==> flow/design.v <==
module divH (clkIn, clkOut, oneHalf);
input clkIn;
output clkOut, oneHalf;
reg ltc;
reg[12:0] cnt;  
assign clkOut = cnt[12];
assign oneHalf = ltc;
always @ (posedge clkIn)
begin
  cnt <= cnt+13'b1;
  if(cnt == 13'b1111111111111) ltc <=1;
end
endmodule
# Tool chain data of divH
# What the tools print for divH, step after step.
# Line numbers count from 1 in the design file above.
# Not given: -
[design] design="divH" clk_port="clkIn" lib="sky130hd" corner="tt_025C_1v80"

# After elaboration
# Source: Yosys, flattened and elaborated, memories not mapped. Widths are those after wreduce; folded enables and synchronous resets count as part of the registers. Registers that Yosys merges into a memory's read port (data or address) are not register bits. Print and check cells do not count. Equal cells are merged and count once.
[bits] reg_bits=13 word_cells=2
[op_classes] add_sub_neg=1
[ops] cell="adder 13 x 1 -> 13 bit (second input constant)" n=1

# Logic depth
# Depth = most cells in a row (Yosys ltp): at word level without a register or memory, in the mapped netlist without a sequential cell, where the memories' decode and read muxes count.
[logic_depth] depth_word=1 ABC_AREA=0 depth_mapped=4 depth_no_buf=4

# After synthesis
# Source: synth_stat.txt of the flow (Yosys; design flattened, memories mapped). It holds for the ABC_AREA given above (unset counts as 0); a run with the other value may have another netlist.
[synth_totals] cells=46 area_um2=500.5 ffs=13 buf_cells=1
[types] cell="sky130_fd_sc_hd__dfxtp_1" n=13
[types] cell="sky130_fd_sc_hd__xnor2_1" n=6
[types] cell="sky130_fd_sc_hd__xor2_1" n=5
[types] cell="sky130_fd_sc_hd__nand2_1" n=4
[types] cell="sky130_fd_sc_hd__nand3_1" n=3
[types] cell="sky130_fd_sc_hd__ha_1" n=1
[types] cell="sky130_fd_sc_hd__nand4_1" n=2
[types] cell="sky130_fd_sc_hd__nand4_2" n=1
[types] cell="sky130_fd_sc_hd__nor4_2" n=1
[types] cell="sky130_fd_sc_hd__and4_2" n=1
[types] cell="sky130_fd_sc_hd__nand3_2" n=1
[types] cell="sky130_fd_sc_hd__nor3_1" n=2
[types] cell="sky130_fd_sc_hd__and4_1" n=1
[types] cell="sky130_fd_sc_hd__buf_4" n=1
[types] cell="sky130_fd_sc_hd__and2_1" n=1
[types] cell="sky130_fd_sc_hd__conb_1" n=1
[types] cell="sky130_fd_sc_hd__inv_1" n=1
[types] cell="sky130_fd_sc_hd__nor2_1" n=1

# Worst setup path after synthesis
# OpenSTA on the mapped netlist: ideal clock, no wires. The path of least setup slack (recovery checks aside). Input and output delay are each 20% of the period. Register names are those of the netlist, which keeps one name where synthesis merged equal registers.
[synth_timing] kind="reg-to-reg" start="register cnt[0]" end="register cnt[8]" clock_period_ps=1800 setup_ps=119 t_first_pin_ps=0 t_arrival_ps=1028 required_time_ps=1681 path_slack_ps=653 path_delay_ps=1147 stages=5 synth_period_reached_ps=1147
# "path_delay_ps" is the arrival time less input delay plus setup time.
# "stages" counts driving pins, that of a launching flip-flop among them; a cell with two outputs on the path counts twice.
# "synth_period_reached_ps" is the clock period less the worst setup slack; recovery checks do not enter. This is arithmetic on one report: input and output delays are still those of the set period (20% each).
# The rows between start and end are the longest chain of elaborated cells between them; the timing report does not say that the signal goes this way. Where chains are equally long, one stands for them.
# Each line given opens the expression or statement behind the cell; cells for indexed reads and writes are added by Yosys, which also makes memories of some case tables.
[synth_between] cell_sequence="sky130_fd_sc_hd__dfxtp_1 -> sky130_fd_sc_hd__ha_1 -> sky130_fd_sc_hd__and4_1 -> sky130_fd_sc_hd__nand4_1 -> sky130_fd_sc_hd__xnor2_1" elab_chain_len=1
[synth_rtl] item="start: declaration" line=5 rtl="reg[12:0] cnt;"
[synth_rtl] item="start: assignment" line=10 rtl="cnt <= cnt+13'b1;"
[synth_rtl] item="adder 13 x 1 -> 13 bit" line=10
[synth_rtl] item="end: assignment" line=10
[synth_rtl] item="end: declaration" line=5

Wiki page: divH / flow data

Settings of 2 stored flow runs for module divH (sky130hd), not sorted in any way. The constraints put input and output delay at 20% of the set period each and load the outputs with 0.01 pF.

[flow] flow run A: files
==> flow/run.sh <==
#!/bin/bash
# the make line also repeats the synthesis and layout settings of config.mk as NAME=value (left out here)
make -C /OpenROAD-flow-scripts/flow DESIGN_CONFIG=/design/flow/config.mk WORK_HOME=/design/flow/orfs CLKGATE_MAP_FILE= finish
==> flow/config.mk <==
export PLATFORM = sky130hd
export DESIGN_NAME = divH
export DESIGN_NICKNAME = divH
export VERILOG_FILES = /design/flow/design.v
export SDC_FILE = /design/flow/constraint.sdc
export NUM_CORES = 4
export LEC_CHECK = 0
export ABC_AREA = 0
export CAP_MARGIN = 20
export CORE_ASPECT_RATIO = 1.15
export CORE_MARGIN = 4
export CORE_UTILIZATION = 66
export GPL_ROUTABILITY_DRIVEN = 0
export HOLD_SLACK_MARGIN = -0.05
export MAX_ROUTING_LAYER = met4
export SETUP_SLACK_MARGIN = 0.09
export SLEW_MARGIN = 30
export TNS_END_PERCENT = 5
==> flow/constraint.sdc <==
create_clock -name core_clock -period 0.777 [get_ports {clkIn}]
set_input_delay 0.1554 -clock core_clock [delete_from_list [all_inputs] [get_ports {clkIn}]]
set_output_delay 0.1554 -clock core_clock [all_outputs]
set_load 0.01 [all_outputs]

[flow] flow run A: stopped before the end: floorplanning reported PDN-0185

[flow] flow run B: files
==> flow/run.sh <==
#!/bin/bash
# the make line also repeats the synthesis and layout settings of config.mk as NAME=value (left out here)
make -C /OpenROAD-flow-scripts/flow DESIGN_CONFIG=/design/flow/config.mk WORK_HOME=/design/flow/orfs CLKGATE_MAP_FILE= finish
==> flow/config.mk <==
export PLATFORM = sky130hd
export DESIGN_NAME = divH
export DESIGN_NICKNAME = divH
export VERILOG_FILES = /design/flow/design.v
export SDC_FILE = /design/flow/constraint.sdc
export NUM_CORES = 4
export LEC_CHECK = 0
export ABC_AREA = 0
export CAP_MARGIN = 10
export CELL_PAD_IN_SITES_DETAIL_PLACEMENT = 0
export CELL_PAD_IN_SITES_GLOBAL_PLACEMENT = 2
export CORE_ASPECT_RATIO = 0.67
export CORE_MARGIN = 2
export CORE_UTILIZATION = 42
export CTS_CLUSTER_SIZE = 56
export PLACE_DENSITY = 0.58
export SLEW_MARGIN = 20
==> flow/constraint.sdc <==
create_clock -name core_clock -period 1.65 [get_ports {clkIn}]
set_input_delay 0.3300 -clock core_clock [delete_from_list [all_inputs] [get_ports {clkIn}]]
set_output_delay 0.3300 -clock core_clock [all_outputs]
set_load 0.01 [all_outputs]

[flow] flow run B: stopped before the end: floorplanning reported PDN-0185
